==> flow/design.v <==
module switchDebounce(iclk, in_bit, out_state);
    input iclk;
    input in_bit;
    output reg out_state; 
    reg current_bit;
    reg prev_bit;
    reg [15:0] count_bit_diff;
    always @(posedge iclk) begin
        current_bit <= in_bit; 
        prev_bit <= current_bit;
        if(out_state != prev_bit) begin
            count_bit_diff <= count_bit_diff + 1'b1;  
            if(count_bit_diff == 16'hffff) 
                out_state <= ~out_state;  
        end
        else begin
            count_bit_diff <= 0;
        end 
    end 
endmodule
* Step by step through the tools: switchDebounce *
Tool output for the design above, in the order of the flow.
Line numbers count from 1 in the design file above.
Operators carry their Yosys type and port widths (W data, S select, Z words).
A cell with - has no value.

design
  top module = switchDebounce
  clock input = iclk
  cell library = sky130hd
  timing corner = tt_025C_1v80

* Word level *
Counts by Yosys on the flattened word-level netlist (proc, flatten, opt, wreduce; memories kept). Register bits leave out memories and registers merged into their read ports (data or address); mux counts leave out enables and synchronous resets folded into registers. Print and check cells are left out. Cells with the same type and inputs are merged into one.

storage and ports
  register bits = 19
  bits in latches = 0
  RAM bits = 0
  ROM bits = 0
  clocked read ports x word width = 0
  memory cells = 0
  input port bits = 2
  output and inout bits = 1
  word-level cells = 9

cells by class
  add/subtract/negate cells = 1
  $mul = 0
  divide/modulo/power cells = 0
  $lt $le $gt $ge = 0
  equal/unequal tests = 2
  shifts and indexed selects = 0
  mux-type cells = 0
  bitwise gates (word level) = 1
  reduce/logical cells = 1

operators by type and width
  kind                     number
  $add A16 B1 Y16 const B  1
  $eq A16 B16 Y1 const B   1
  $reduce_and A2 Y1        1
  $ne A1 B1 Y1             1
  $not A1 Y1               1

* Logic depth *
Yosys ltp: most cells in a row. Word level: on the elaborated netlist, between registers, memories and ports. Mapped: between sequential cells and ports; inverters and the memories' decode and read muxes count.

depth
  depth in word-level cells = 2
  ABC_AREA = 0
  gate-level depth with buffers = 5
  depth with buffers taken out = 5

* Mapped cells and area *
Yosys stat after the flow's synthesis: flattened, memories mapped to cells. It holds for the ABC_AREA given above (unset counts as 0); a run with the other value may have another netlist.
The area totals of this step are shown rounded.

cells by type
  cell type                  number  total area (µm²)
  sky130_fd_sc_hd__dfxtp_1   18      360.346
  sky130_fd_sc_hd__xnor2_1   10      87.584
  sky130_fd_sc_hd__nor2_1    13      48.797
  sky130_fd_sc_hd__edfxtp_1  1       30.029
  sky130_fd_sc_hd__nand4_2   2       25.024
  sky130_fd_sc_hd__nor3_1    5       25.024
  sky130_fd_sc_hd__nor4_4    1       21.27
  sky130_fd_sc_hd__nand3_1   4       20.019
  sky130_fd_sc_hd__inv_1     5       18.768
  sky130_fd_sc_hd__nor4_1    3       18.768
  sky130_fd_sc_hd__xor2_1    2       17.517
  sky130_fd_sc_hd__nand2_1   4       15.014
  sky130_fd_sc_hd__ha_1      1       12.512
  sky130_fd_sc_hd__nand4_1   2       12.512
  sky130_fd_sc_hd__or3_4     1       11.261
  sky130_fd_sc_hd__a21oi_1   2       10.01
  sky130_fd_sc_hd__mux2i_1   1       10.01
  sky130_fd_sc_hd__nand3_2   1       10.01

Other cell types: 7; their cells: 8.

mapped netlist
  cells in the netlist = 84
  synthesis area = 801 µm²
  sequential area = 390 µm²
  mapped flip-flops = 19
  buffer cells = 1

* Path before layout *
Path of least setup slack by OpenSTA after synthesis, without wires, with an ideal clock, recovery checks aside; 20% of the period is set as input and as output delay. Where synthesis merged equal registers, the netlist keeps one of their names.

path post-synthesis
  path kind = register to register
  from = register count_bit_diff[8]
  to = register out_state
  clock period = 1.67 ns
  library setup time = 0.326 ns
  launch time at the first pin = 0.000 ns
  arrival = 1.150 ns
  data required time = 1.344 ns
  setup slack = 0.194 ns
  delay of the path = 1.476 ns
  stages on the path = 4
  period reached after synthesis = 1.476 ns

"delay of the path" = arrival - input delay + setup time.
"stages on the path" counts driving pins, that of a launching flip-flop among them; a cell with two outputs on the path counts twice.
"period reached after synthesis" is the clock period less the worst setup slack; recovery checks do not enter. This is arithmetic on one report: input and output delays are still those of the set period (20% each).
The rows between start and end are the longest chain of elaborated cells between them; the timing report does not say that the signal goes this way. Where chains are equally long, one stands for them.
A line is the first line of the expression or statement that the cell stems from. Yosys adds cells for indexed reads and writes and turns some case tables into memories.

between the ends, post-synthesis
  path through = sky130_fd_sc_hd__dfxtp_1 -> sky130_fd_sc_hd__nand4_2 -> sky130_fd_sc_hd__or3_4 -> sky130_fd_sc_hd__nor4_1
  cells in the longest elaborated chain = 2
  elaborated cells on any way between the ends = 2
  RTL lines with such cells = 1

ends and longest elaborated chain, post-synthesis
  element            line  text
  start, declared    7     reg [15:0] count_bit_diff;
  start, assigned    12    count_bit_diff <= count_bit_diff + 1'b1;
  start, assigned    17    count_bit_diff <= 0;
  $eq A16 B16 Y1     13    if(count_bit_diff == 16'hffff)
  $reduce_and A2 Y1  -
  end, assigned      14    out_state <= ~out_state;
  end, declared      4     output reg out_state;

* Worst path after layout *
From the final timing report of job 2: the path of least setup slack in the routed layout; clock arrival at registers is part of the times.

path post-layout
  path kind = register to register
  from = register count_bit_diff[8]
  to = register count_bit_diff[15]
  clock period = 1.48 ns
  library setup time = 0.07 ns
  launch time at the first pin = 0.25 ns
  arrival = 1.62 ns
  data required time = 1.66 ns
  setup slack = 0.04 ns
  stages on the path = 5

The rows between start and end are the longest chain of elaborated cells between them; the timing report does not say that the signal goes this way. Where chains are equally long, one stands for them.

between the ends, post-layout
  path through = sky130_fd_sc_hd__dfxtp_1 -> sky130_fd_sc_hd__nand4_2 -> sky130_fd_sc_hd__or3_4 -> sky130_fd_sc_hd__nor4_4 -> sky130_fd_sc_hd__mux2i_1
  cells in the longest elaborated chain = 1
  elaborated cells on any way between the ends = 1
  RTL lines with such cells = 1

ends and longest elaborated chain, post-layout
  element          line  text
  start, declared  7     reg [15:0] count_bit_diff;
  start, assigned  12    count_bit_diff <= count_bit_diff + 1'b1;
  start, assigned  17    count_bit_diff <= 0;
  $add A16 B1 Y16  12
  end, assigned    12
  end, assigned    17
  end, declared    7

Stored flow runs of switchDebounce (2 of them; Yosys, OpenROAD, sky130hd). They differ in their settings and are not a sequence. Constraints: input delay and output delay 20% of the set period each, output load 0.01 pF.
"achieved clock period" is the run's clock period less its worst setup slack. It is reckoned from that one timing run; input and output delays stay at 20% of the period that was set.
By "worst setup path time" is meant the share of the clock period that the worst setup path is allowed (20% is reserved at inputs, 20% at outputs), minus its slack. Clock arrival times at its registers enter into it.
By "power" is meant OpenSTA's value without simulated activity: inputs other than the clock are taken to toggle once in ten clock periods, and the tool carries that through the logic.
Measured values are rounded.

Job 1
==> flow/run.sh <==
#!/bin/bash
# the make line also repeats the synthesis and layout settings of config.mk as NAME=value (left out here)
make -C /OpenROAD-flow-scripts/flow DESIGN_CONFIG=/design/flow/config.mk WORK_HOME=/design/flow/orfs CLKGATE_MAP_FILE= finish
==> flow/config.mk <==
export PLATFORM = sky130hd
export DESIGN_NAME = switchDebounce
export DESIGN_NICKNAME = switchDebounce
export VERILOG_FILES = /design/flow/design.v
export SDC_FILE = /design/flow/constraint.sdc
export NUM_CORES = 4
export LEC_CHECK = 0
export CAP_MARGIN = 15
export CELL_PAD_IN_SITES_DETAIL_PLACEMENT = 2
export CORE_MARGIN = 8
export CORE_UTILIZATION = 57
export GPL_TIMING_DRIVEN = 0
export HOLD_SLACK_MARGIN = 0.06
export MIN_ROUTING_LAYER = met2
export PLACE_DENSITY = 0.88
export SETUP_SLACK_MARGIN = -0.1
export SLEW_MARGIN = 20
export TNS_END_PERCENT = 45
==> flow/constraint.sdc <==
create_clock -name core_clock -period 1.33 [get_ports {iclk}]
set_input_delay 0.2660 -clock core_clock [delete_from_list [all_inputs] [get_ports {iclk}]]
set_output_delay 0.2660 -clock core_clock [all_outputs]
set_load 0.01 [all_outputs]

==> results of job 1 <==
did not finish, placement stopped with DPL-0033

Job 2
==> flow/run.sh <==
#!/bin/bash
# the make line also repeats the synthesis and layout settings of config.mk as NAME=value (left out here)
make -C /OpenROAD-flow-scripts/flow DESIGN_CONFIG=/design/flow/config.mk WORK_HOME=/design/flow/orfs CLKGATE_MAP_FILE= finish
==> flow/config.mk <==
export PLATFORM = sky130hd
export DESIGN_NAME = switchDebounce
export DESIGN_NICKNAME = switchDebounce
export VERILOG_FILES = /design/flow/design.v
export SDC_FILE = /design/flow/constraint.sdc
export NUM_CORES = 4
export LEC_CHECK = 0
export CAP_MARGIN = 20
export CORE_MARGIN = 2
export CORE_UTILIZATION = 19
export SLEW_MARGIN = 20
==> flow/constraint.sdc <==
create_clock -name core_clock -period 1.48 [get_ports {iclk}]
set_input_delay 0.2960 -clock core_clock [delete_from_list [all_inputs] [get_ports {iclk}]]
set_output_delay 0.2960 -clock core_clock [all_outputs]
set_load 0.01 [all_outputs]

==> results of job 2 <==
chip area after synthesis (Yosys): 801 µm²
die area: 4750 µm²
standard-cell area of the final layout: 1060 µm²
utilization: 26.4 %
worst setup slack after layout: 0.043 ns
total negative slack: 0.000 ns
worst hold slack: 0.337 ns
power: 925 µW
achieved clock period: 1.437 ns
worst setup path time: 1.44 ns
worst setup path kind: register to register
